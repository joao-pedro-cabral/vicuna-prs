==> flow/design.v <==
package vproc_pkg;
typedef enum {
    VREG_GENERIC     = 0,
    VREG_XLNX_RAM32M = 1,
    VREG_ASIC        = 2
} vreg_type;
parameter int unsigned VLSU_FLAGS_W = 1;
typedef enum {
    VLSU_ALIGNED_UNITSTRIDE = 0   
} vlsu_flag;
parameter int unsigned BUF_FLAGS_W = 12;
typedef enum {
    BUF_DEQUEUE              = 0,   
    BUF_VREG_RD              = 1,   
    BUF_OPERANDS             = 2,   
    BUF_RESULTS              = 3,   
    BUF_VLSU_REQUEST         = 4,   
    BUF_VLSU_RDATA           = 5,   
    BUF_VALU_INTERMEDIATE    = 6,   
    BUF_VMUL_MUL_IN          = 7,   
    BUF_VMUL_MUL_OUT         = 8,   
    BUF_VREG_WR_MUX_TIMEPRED = 9,   
    BUF_VREG_WR              = 10,  
    BUF_VREG_PEND            = 11   
} buf_flag;
typedef enum {
    MUL_GENERIC      = 0,
    MUL_XLNX_DSP48E1 = 1
} mul_type;
typedef enum logic [1:0] {
    INSTR_INVALID,
    INSTR_SPECULATIVE,
    INSTR_COMMITTED,
    INSTR_KILLED
} instr_state;
typedef enum logic [1:0] {
    VSEW_8       = 2'b00,
    VSEW_16      = 2'b01,
    VSEW_32      = 2'b10,
    VSEW_INVALID = 2'b11
} cfg_vsew;
typedef enum logic [2:0] {
    LMUL_INVALID = 3'b100,
    LMUL_F8      = 3'b101,
    LMUL_F4      = 3'b110,
    LMUL_F2      = 3'b111,
    LMUL_1       = 3'b000,
    LMUL_2       = 3'b001,
    LMUL_4       = 3'b010,
    LMUL_8       = 3'b011
} cfg_lmul;
typedef enum logic [1:0] {
    EMUL_1 = 2'b00,
    EMUL_2 = 2'b01,
    EMUL_4 = 2'b10,
    EMUL_8 = 2'b11
} cfg_emul;
typedef enum logic [1:0] {
    EVL_DEFAULT,  
    EVL_1,        
    EVL_MASK,     
    EVL_MAX       
} evl_policy;
typedef enum logic [1:0] {
    OP_SINGLEWIDTH,   
    OP_WIDENING,      
    OP_WIDENING_VS2,  
    OP_NARROWING      
} op_widenarrow;
typedef enum logic [1:0] {
    VXRM_RNU = 2'b00,    
    VXRM_RNE = 2'b01,    
    VXRM_RDN = 2'b10,    
    VXRM_ROD = 2'b11     
} cfg_vxrm;
typedef enum logic [2:0] {
    UNIT_LSU,
    UNIT_ALU,
    UNIT_MUL,
    UNIT_SLD,
    UNIT_ELEM,
    UNIT_CFG
} op_unit;
parameter int unsigned UNIT_CNT = 5;
typedef enum logic [1:0] {
    COUNT_INC_1,
    COUNT_INC_2,
    COUNT_INC_4,
    COUNT_INC_MAX
} count_inc_e;
typedef enum logic [1:0] {
    LSU_UNITSTRIDE,
    LSU_STRIDED,
    LSU_INDEXED
} lsu_stride;
typedef struct packed {
    logic       masked;
    logic       store;
    lsu_stride  stride;
    cfg_vsew    eew;
    logic [2:0] nfields;
    logic [3:0] unused;
} op_mode_lsu;
typedef enum logic [1:0] {
    ALU_SEL_CARRY,
    ALU_SEL_OVFLW,
    ALU_SEL_LT,
    ALU_SEL_MASK
} opcode_alu_sel;
typedef enum logic [1:0] {
    ALU_SHIFT_VSLL,
    ALU_SHIFT_VSRL,
    ALU_SHIFT_VSRA
} opcode_alu_shift;
typedef enum logic [2:0] {
    ALU_VADD,
    ALU_VSADD,
    ALU_VAND,
    ALU_VOR,
    ALU_VXOR,
    ALU_VSHIFT,
    ALU_VSEL,
    ALU_VSELN
} opcode_alu_res;
typedef enum logic [2:0] {
    ALU_CMP_CMP,
    ALU_CMP_CMPN,
    ALU_CMP_EQ,
    ALU_CMP_NE
} opcode_alu_cmp;
typedef enum logic [1:0] {
    ALU_MASK_NONE,   
    ALU_MASK_WRITE,  
    ALU_MASK_CARRY,  
    ALU_MASK_SEL     
} opcode_alu_mask;
typedef struct packed {
    logic           cmp;         
    union packed {
        opcode_alu_sel   sel;
        opcode_alu_shift shift;
    } opx1;
    union packed {
        opcode_alu_res res;
        opcode_alu_cmp cmp;
    } opx2;
    opcode_alu_mask op_mask;
    logic           shift_op;    
    logic           inv_op1;     
    logic           inv_op2;     
    logic           sat_res;     
    logic           sigext;
} op_mode_alu;
typedef enum logic [1:0] {
    MUL_VMUL,    
    MUL_VMULH,   
    MUL_VSMUL,   
    MUL_VMACC    
} opcode_mul;
typedef struct packed {
    logic       masked;
    opcode_mul  op;
    logic       accsub;      
    logic       op1_signed;
    logic       op2_signed;
    logic       op2_is_vd;
    logic [5:0] unused;
} op_mode_mul;
typedef enum logic [0:0] {
    SLD_UP,
    SLD_DOWN
} opcode_sld_dir;
typedef struct packed {
    logic          masked;
    opcode_sld_dir dir;     
    logic          slide1;  
    logic [9:0] unused;
} op_mode_sld;
typedef enum logic [3:0] {
    ELEM_XMV,
    ELEM_VPOPC,
    ELEM_VFIRST,
    ELEM_VID,
    ELEM_VIOTA,
    ELEM_VRGATHER,
    ELEM_VCOMPRESS,
    ELEM_FLUSH,
    ELEM_VREDSUM,
    ELEM_VREDAND,
    ELEM_VREDOR,
    ELEM_VREDXOR,
    ELEM_VREDMINU,
    ELEM_VREDMIN,
    ELEM_VREDMAXU,
    ELEM_VREDMAX
} opcode_elem;
typedef struct packed {
    logic       masked;
    opcode_elem op;
    logic       sigext;
    logic       xreg;
    logic [5:0] unused;
} op_mode_elem;
typedef enum logic [3:0] {
    CFG_VSETVL,
    CFG_VTYPE_READ,
    CFG_VL_READ,
    CFG_VLENB_READ,
    CFG_VSTART_WRITE,
    CFG_VSTART_SET,
    CFG_VSTART_CLEAR,
    CFG_VXSAT_WRITE,
    CFG_VXSAT_SET,
    CFG_VXSAT_CLEAR,
    CFG_VXRM_WRITE,
    CFG_VXRM_SET,
    CFG_VXRM_CLEAR,
    CFG_VCSR_WRITE,
    CFG_VCSR_SET,
    CFG_VCSR_CLEAR
} cfg_csr_op;
typedef struct packed {
    cfg_csr_op  csr_op;
    cfg_vsew    vsew;
    cfg_lmul    lmul;
    logic [1:0] agnostic;
    logic       vlmax;
    logic       keep_vl;
} op_mode_cfg;
typedef union packed {
    logic [12:0]  unused;
    op_mode_lsu  lsu;
    op_mode_alu  alu;
    op_mode_mul  mul;
    op_mode_sld  sld;
    op_mode_elem elem;
    op_mode_cfg  cfg;
} op_mode;
typedef struct packed {
    logic vreg;
    logic xreg;
    struct packed {
       logic [4:0]  vaddr;
       logic [31:0] xval;
    } r;
} op_regs;
typedef struct packed {
    logic       vreg;
    logic [4:0] addr;
} op_regd;
typedef struct packed {
    logic shift;
    logic hold;
    logic vreg;
    logic elemwise;
    logic narrow;
    logic sigext;
} unpack_flags;
typedef struct packed {
    logic       shift;
    logic       elemwise;
    logic       narrow;
    logic       saturate;
    logic       sig;
    logic       red_op;
    logic [2:0] mul_idx;
} pack_flags;
endpackage
interface vproc_xif #(
        parameter int unsigned X_NUM_RS    =  2,   
        parameter int unsigned X_ID_WIDTH  =  3,   
        parameter int unsigned X_MEM_WIDTH =  32,  
        parameter int unsigned X_RFR_WIDTH =  32,  
        parameter int unsigned X_RFW_WIDTH =  32,  
        parameter logic [31:0] X_MISA      =  '0   
    );
    typedef struct packed {
        logic [           31:0]                  instr;      
        logic [            1:0]                  mode;       
        logic [X_ID_WIDTH -1:0]                  id;         
        logic [X_NUM_RS   -1:0][X_RFR_WIDTH-1:0] rs;         
        logic [X_NUM_RS   -1:0]                  rs_valid;   
    } x_issue_req_t;
    typedef struct packed {
        logic       accept;      
        logic       writeback;   
        logic       dualwrite;   
        logic [2:0] dualread;    
        logic       loadstore;   
        logic       exc;         
    } x_issue_resp_t;
    typedef struct packed {
        logic [X_ID_WIDTH-1:0] id;           
        logic                  commit_kill;  
    } x_commit_t;
    typedef struct packed {
        logic [X_ID_WIDTH   -1:0] id;        
        logic [             31:0] addr;      
        logic [              1:0] mode;      
        logic                     we;        
        logic [              2:0] size;      
        logic [X_MEM_WIDTH/8-1:0] be;        
        logic [              1:0] attr;      
        logic [X_MEM_WIDTH  -1:0] wdata;     
        logic                     last;      
        logic                     spec;      
    } x_mem_req_t;
    typedef struct packed {
        logic       exc;       
        logic [5:0] exccode;   
        logic       dbg;       
    } x_mem_resp_t;
    typedef struct packed {
        logic [X_ID_WIDTH -1:0] id;      
        logic [X_MEM_WIDTH-1:0] rdata;   
        logic                   err;     
        logic                   dbg;     
    } x_mem_result_t;
    typedef struct packed {
        logic [X_ID_WIDTH -   1:0] id;       
        logic [X_RFW_WIDTH-   1:0] data;     
        logic [               4:0] rd;       
        logic [X_RFW_WIDTH/32-1:0] we;       
        logic                      exc;      
        logic [               5:0] exccode;  
        logic                      err;      
        logic                      dbg;      
    } x_result_t;
    logic               issue_valid;
    logic               issue_ready;
    x_issue_req_t       issue_req;
    x_issue_resp_t      issue_resp;
    logic               commit_valid;
    x_commit_t          commit;
    logic               mem_valid;
    logic               mem_ready;
    x_mem_req_t         mem_req;
    x_mem_resp_t        mem_resp;
    logic               mem_result_valid;
    x_mem_result_t      mem_result;
    logic               result_valid;
    logic               result_ready;
    x_result_t          result;
    modport cpu_issue (
        output issue_valid,
        input  issue_ready,
        output issue_req,
        input  issue_resp
    );
    modport cpu_commit (
        output commit_valid,
        output commit
    );
    modport cpu_mem (
        input  mem_valid,
        output mem_ready,
        input  mem_req,
        output mem_resp
    );
    modport cpu_mem_result (
        output mem_result_valid,
        output mem_result
    );
    modport cpu_result (
        input  result_valid,
        output result_ready,
        input  result
    );
    modport coproc_issue (
        input  issue_valid,
        output issue_ready,
        input  issue_req,
        output issue_resp
    );
    modport coproc_commit (
        input  commit_valid,
        input  commit
    );
    modport coproc_mem (
        output mem_valid,
        input  mem_ready,
        output mem_req,
        input  mem_resp
    );
    modport coproc_mem_result (
        input  mem_result_valid,
        input  mem_result
    );
    modport coproc_result (
        output result_valid,
        input  result_ready,
        output result
    );
endinterface
module vproc_queue #(
        parameter int unsigned   WIDTH = 8,    
        parameter int unsigned   DEPTH = 8,    
        parameter bit            FLOW  = 1'b0  
    )(
        input  logic             clk_i,
        input  logic             async_rst_ni,
        input  logic             sync_rst_ni,
        output logic             enq_ready_o,
        input  logic             enq_valid_i,
        input  logic [WIDTH-1:0] enq_data_i,
        input  logic             deq_ready_i,
        output logic             deq_valid_o,
        output logic [WIDTH-1:0] deq_data_o,
        output logic [WIDTH-1:0] flags_any_o,
        output logic [WIDTH-1:0] flags_all_o
    );
    logic [WIDTH-1:0]         data[DEPTH];
    logic [$clog2(DEPTH)-1:0] rd_pos_q,  rd_pos_d;   
    logic [$clog2(DEPTH)-1:0] wr_pos_q,  wr_pos_d;   
    logic                     last_wr_q, last_wr_d;  
    always_ff @(posedge clk_i or negedge async_rst_ni) begin
        if (~async_rst_ni) begin
            rd_pos_q  <= '0;
            wr_pos_q  <= '0;
            last_wr_q <= '0;
        end
        else if (~sync_rst_ni) begin
            rd_pos_q  <= '0;
            wr_pos_q  <= '0;
            last_wr_q <= '0;
        end else begin
            rd_pos_q  <= rd_pos_d;
            wr_pos_q  <= wr_pos_d;
            last_wr_q <= last_wr_d;
        end
    end
    logic empty, full;
    assign empty = (rd_pos_q == wr_pos_q) & ~last_wr_q;
    assign full  = (rd_pos_q == wr_pos_q) &  last_wr_q;
    always_ff @(posedge clk_i) begin
        if (~full) begin
            data[wr_pos_q] <= enq_data_i;
        end
    end
    logic push, pop;
    always_comb begin
        push        = 1'b0;
        pop         = 1'b0;
        enq_ready_o = 1'b0;
        deq_valid_o = 1'b0;
        deq_data_o  = data[rd_pos_q];
        if (~full) begin
            push        = enq_valid_i & (~FLOW | ~empty | ~deq_ready_i);
            enq_ready_o = 1'b1;
        end
        if (~empty) begin
            pop         = deq_ready_i;
            deq_valid_o = 1'b1;
        end
        else if (FLOW) begin
            deq_valid_o = enq_valid_i;
            deq_data_o  = enq_data_i;
        end
    end
    always_comb begin
        rd_pos_d  = rd_pos_q;
        wr_pos_d  = wr_pos_q;
        last_wr_d = last_wr_q;
        if (push) begin
            wr_pos_d  = (wr_pos_q == $clog2(DEPTH)'(DEPTH-1)) ? '0 : wr_pos_q + $clog2(DEPTH)'(1);
            last_wr_d = 1'b1;
        end
        if (pop) begin
            rd_pos_d  = (rd_pos_q == $clog2(DEPTH)'(DEPTH-1)) ? '0 : rd_pos_q + $clog2(DEPTH)'(1);
            last_wr_d = 1'b0;
        end
    end
    logic [DEPTH-1:0] entry_valid;
    always_comb begin
        entry_valid = '0;
        if (rd_pos_q == wr_pos_q) begin
            entry_valid = {DEPTH{last_wr_q}};
        end else begin
            for (int i = 0; i < DEPTH; i++) begin
                if (rd_pos_q < wr_pos_q) begin
                    entry_valid[i] = (i >= rd_pos_q) & (i < wr_pos_q);
                end else begin
                    entry_valid[i] = (i >= rd_pos_q) | (i < wr_pos_q);
                end
            end
        end
    end
    always_comb begin
        flags_any_o = {WIDTH{1'b0}};
        flags_all_o = {WIDTH{1'b1}};
        for (int i = 0; i < DEPTH; i++) begin
            if (entry_valid[i]) begin
                flags_any_o |= data[i];
                flags_all_o &= data[i];
            end
        end
    end
endmodule
Step by step through the tools: vproc_queue
The steps from the RTL of vproc_queue to its reports follow in flow order.
Lines are those of the file above, counted from 1.
Operators carry their Yosys type and port widths (W data, S select, Z words).
Library cell names are shortened.
{ "setup": {"top_module": "vproc_queue", "clk_port": "clk_i", "lib": "sky130hd", "corner": "tt_025C_1v80"} }

Word-level counts
Yosys after proc, flatten, opt, wreduce and memory -nomap, before mapping. Memory bits, and registers merged into a memory's read port (data or address), are not among the register bits. Print and check cells are not counted. Equal cells are merged and count once.
Yosys's memory passes give these memory sizes; they may raise the number of words (mostly to a power of two), join words into wider ones and drop unused or constant bits.
{ "bits": {"ff_bits": 7, "memories": 1, "ramBits": 64} }
{ "classes": {"mux": 47, "logic": 33, "equal": 6, "n_addsub": 2, "cmp": 17} }
{ "memory_table": {"columns": ["memory", "words", "word_bits", "line_no", "rtl"], "rows": [
  ["data", 8, 8, 412, "logic [WIDTH-1:0]         data[DEPTH];"]
]} }
{ "op_table": {"columns": ["operator", "n"], "rows": [
  ["$mux W8", 17],
  ["$and A8 B8 Y8", 7],
  ["$or A8 B8 Y8", 7],
  ["$mux W1", 23],
  ["$mux W3", 7],
  ["$ge A3 B3 Y1 const A", 4],
  ["$lt A3 B3 Y1 const A", 4],
  ["$and A1 B1 Y1", 10],
  ["$or A1 B1 Y1", 8],
  ["$ge A1 B3 Y1 const A", 2],
  ["$lt A1 B3 Y1 const A", 2],
  ["$ge A2 B3 Y1 const A", 2],
  ["$lt A2 B3 Y1 const A", 2],
  ["$add A3 B1 Y3 const B", 2],
  ["$eq A3 B3 Y1 const B", 2],
  ["$ne A2 B1 Y1 const B", 2],
  ["$ne A3 B1 Y1 const B", 1],
  ["$lt A3 B3 Y1", 1],
  ["$eq A3 B3 Y1", 1],
  ["$not A1 Y1", 1]
]} }

Logic depth
Yosys ltp: most cells in a row. Word level: on the elaborated netlist, between registers, memories and ports. Mapped: between sequential cells and ports; inverters and the memories' decode and read muxes count.
{ "logic_depth": {"word_depth": 19, "ABC_AREA": 0, "ltp_mapped": 11} }

Mapped cells and area
The flow's flattened synthesis, as Yosys stat reports it; memories are mapped. The netlist is that of the ABC_AREA named above (0 if unset); the other value can give another one.
{ "types": {"columns": ["type", "n", "area_total_um2"], "rows": [
  ["edfxtp_1", 64, 1.92E+03],
  ["mux4_2", 9, 202.694],
  ["mux4_1", 7, 183.926],
  ["dfrtp_1", 7, 175.168],
  ["nand2_1", 42, 157.651],
  ["o221ai_1", 16, 140.134],
  ["a222oi_1", 12, 120.115],
  ["ha_1", 9, 112.608],
  ["nor3_1", 16, 80.077],
  ["a32oi_1", 9, 78.826],
  ["nor2_1", 21, 78.826],
  ["nand3_1", 12, 60.058],
  ["o21ai_0", 12, 60.058],
  ["a21oi_1", 11, 55.053],
  ["nand2b_1", 8, 50.048],
  ["buf_2", 9, 45.043],
  ["o22ai_1", 7, 43.792],
  ["o21ai_1", 7, 35.034]
]} }
Other cell types: 35; their cells: 61.
{ "synth_totals": {"cells": 339, "ffs": 71, "seqArea_um2": 2097.0, "yosys_area_um2": 4016.4} }

Timing after synthesis
OpenSTA on the mapped netlist: ideal clock, no wires. The path of least setup slack (recovery checks aside). Input and output delay are each 20% of the period. Register names are those of the netlist, which keeps one name where synthesis merged equal registers.
{ "synth_timing": {"path_kind": "reg-to-output", "start": "register wr_pos_q[1]", "end": "output port flags_all_o[6]", "path_slack_ns": 0.271, "clock_period_ns": 3.18, "arrival_time_ns": 2.273, "launch_ns": 0.000, "delay_ns": 2.273, "driving_pins": 11, "period_less_setup_slack_ns": 2.909} }
"delay_ns" is the arrival time less input delay plus setup time.
A path that ends at an output port has no setup time.
"driving_pins" counts driving pins, that of a launching flip-flop among them; a cell with two outputs on the path counts twice.
"period_less_setup_slack_ns" = period - worst setup slack (recovery checks aside). The figure is calculated, with input and output delays left at 20% of the set period.
Between the ends stands the longest chain of elaborated cells between them, by number of cells; it is not shown to be the way that was timed. Of several equally long chains one is given.
Each line given opens the expression or statement behind the cell; cells for indexed reads and writes are added by Yosys, which also makes memories of some case tables.
A register here has more assigning lines than the two given.
{ "synth_via": {"cell_sequence": "dfrtp_1 buf_2 inv_2 ha_1 nand3_2 nor2_2 inv_2 buf_2 o21ai_1 o32ai_1 nor4_1", "elab_chain_len": 19, "cone_cells": 57, "classes_between": "compare: 9; eq/ne: 1; mux: 24; logic: 23"} }
{ "synth_rtl": {"columns": ["element", "line_no", "rtl"], "rows": [
  ["from (decl)", 414, "logic [$clog2(DEPTH)-1:0] wr_pos_q,  wr_pos_d;"],
  ["from (assign)", 419, "wr_pos_q  <= '0;"],
  ["from (assign)", 428, "wr_pos_q  <= wr_pos_d;"],
  ["$lt A1 B3 Y1", 483, "entry_valid[i] = (i >= rd_pos_q) | (i < wr_pos_q);"],
  ["$or A1 B1 Y1", 483, null],
  ["$mux W1", 480, "if (rd_pos_q < wr_pos_q) begin"],
  ["$mux W1", 476, "if (rd_pos_q == wr_pos_q) begin"],
  ["$mux W8", 492, "if (entry_valid[i]) begin"],
  ["$and A8 B8 Y8", 494, "flags_all_o &= data[i];"],
  ["$mux W8", 492, null],
  ["[5 not listed]", null, null],
  ["$mux W8", 492, null],
  ["$and A8 B8 Y8", 494, null],
  ["$mux W8", 492, null],
  ["$and A8 B8 Y8", 494, null],
  ["$mux W8", 492, null],
  ["$and A8 B8 Y8", 494, null],
  ["$mux W8", 492, null],
  ["to (decl)", 410, "output logic [WIDTH-1:0] flags_all_o"]
]} }

Path in the finished layout
From the final timing report of record 1: the path of least setup slack in the routed layout; clock arrival at registers is part of the times.
{ "layout_timing": {"path_kind": "reg-to-output", "start": "register rd_pos_q[1]", "end": "output port flags_any_o[6]", "launch_ns": 0.36, "arrival_time_ns": 2.76, "path_slack_ns": -0.11, "driving_pins": 11, "clock_period_ns": 3.31} }
Between the ends stands the longest chain of elaborated cells between them, by number of cells; it is not shown to be the way that was timed. Of several equally long chains one is given.
A register here has more assigning lines than the two given.
{ "layout_via": {"cell_sequence": "dfrtp_2 ha_4 nand2b_1 a21oi_1 buf_4 buf_4 maj3_2 a32o_1 a221oi_2 o211ai_1 dlygate4sd2_1", "elab_chain_len": 19, "cone_cells": 57, "classes_between": "compare: 9; eq/ne: 1; mux: 24; logic: 23"} }
{ "layout_rtl": {"columns": ["element", "line_no", "rtl"], "rows": [
  ["from (decl)", 413, "logic [$clog2(DEPTH)-1:0] rd_pos_q,  rd_pos_d;"],
  ["from (assign)", 418, "rd_pos_q  <= '0;"],
  ["from (assign)", 427, "rd_pos_q  <= rd_pos_d;"],
  ["$ge A1 B3 Y1", 483, "entry_valid[i] = (i >= rd_pos_q) | (i < wr_pos_q);"],
  ["$or A1 B1 Y1", 483, null],
  ["$mux W1", 480, "if (rd_pos_q < wr_pos_q) begin"],
  ["$mux W1", 476, "if (rd_pos_q == wr_pos_q) begin"],
  ["$mux W8", 492, "if (entry_valid[i]) begin"],
  ["$or A8 B8 Y8", 493, "flags_any_o |= data[i];"],
  ["$mux W8", 492, null],
  ["[5 not listed]", null, null],
  ["$mux W8", 492, null],
  ["$or A8 B8 Y8", 493, null],
  ["$mux W8", 492, null],
  ["$or A8 B8 Y8", 493, null],
  ["$mux W8", 492, null],
  ["$or A8 B8 Y8", 493, null],
  ["$mux W8", 492, null],
  ["to (decl)", 409, "output logic [WIDTH-1:0] flags_any_o,"]
]} }

Memo
Re: implementation data of vproc_queue

Measured data: module vproc_queue, platform sky130hd, 2 stored runs of the flow under differing settings, order arbitrary. Input and output delays are each 20% of the period that was set; the output load is 0.01 pF.
"achieved clock period (ns)" = clock period - worst setup slack. The figure is calculated, with input and output delays left at 20% of the set period.
By "worst setup path time (ns)" is meant the share of the clock period that the worst setup path is allowed (20% is reserved at inputs, 20% at outputs), minus its slack. Clock arrival times at its registers enter into it.
"finish__power__total" is the tool's figure for a default switching activity; nothing was simulated.

settings of record 1
{
  "period_ns": 3.31,
  "SETUP_SLACK_MARGIN": -0.26,
  "CAP_MARGIN": 20,
  "CORE_MARGIN": 2,
  "CORE_UTILIZATION": 40,
  "SLEW_MARGIN": 20
}
report of record 1
yosys chip area after synthesis (um^2): 4016.4
finish__design__die__area: 10858.7
finish__design__instance__area__stdcell: 5170.0
finish__design__instance__utilization: 0.5289
finish__timing__setup__ws: -0.114
finish__timing__hold__ws: 0.551
finish__power__total: 3.464e-03
achieved clock period (ns): 3.424
worst setup path time (ns): 2.76
worst setup path kind: reg-to-output

settings of record 2
{
  "period_ns": 5.08,
  "CORE_UTILIZATION": 42,
  "PLACE_DENSITY_LB_ADDON": 0.13,
  "CORE_ASPECT_RATIO": 0.77,
  "CORE_MARGIN": 2,
  "TNS_END_PERCENT": 80,
  "ABC_AREA": 0,
  "GPL_ROUTABILITY_DRIVEN": 1,
  "CTS_CLUSTER_SIZE": 11,
  "CTS_CLUSTER_DIAMETER": 176,
  "CAP_MARGIN": 10,
  "SLEW_MARGIN": 30
}
report of record 2
yosys chip area after synthesis (um^2): 4016.4
finish__design__die__area: 10367.7
finish__design__instance__area__stdcell: 4893.4
finish__design__instance__utilization: 0.5235
finish__timing__setup__ws: 0.277
finish__timing__hold__ws: 0.643
finish__power__total: 2.315e-03
achieved clock period (ns): 4.803
worst setup path time (ns): 3.79
worst setup path kind: reg-to-output
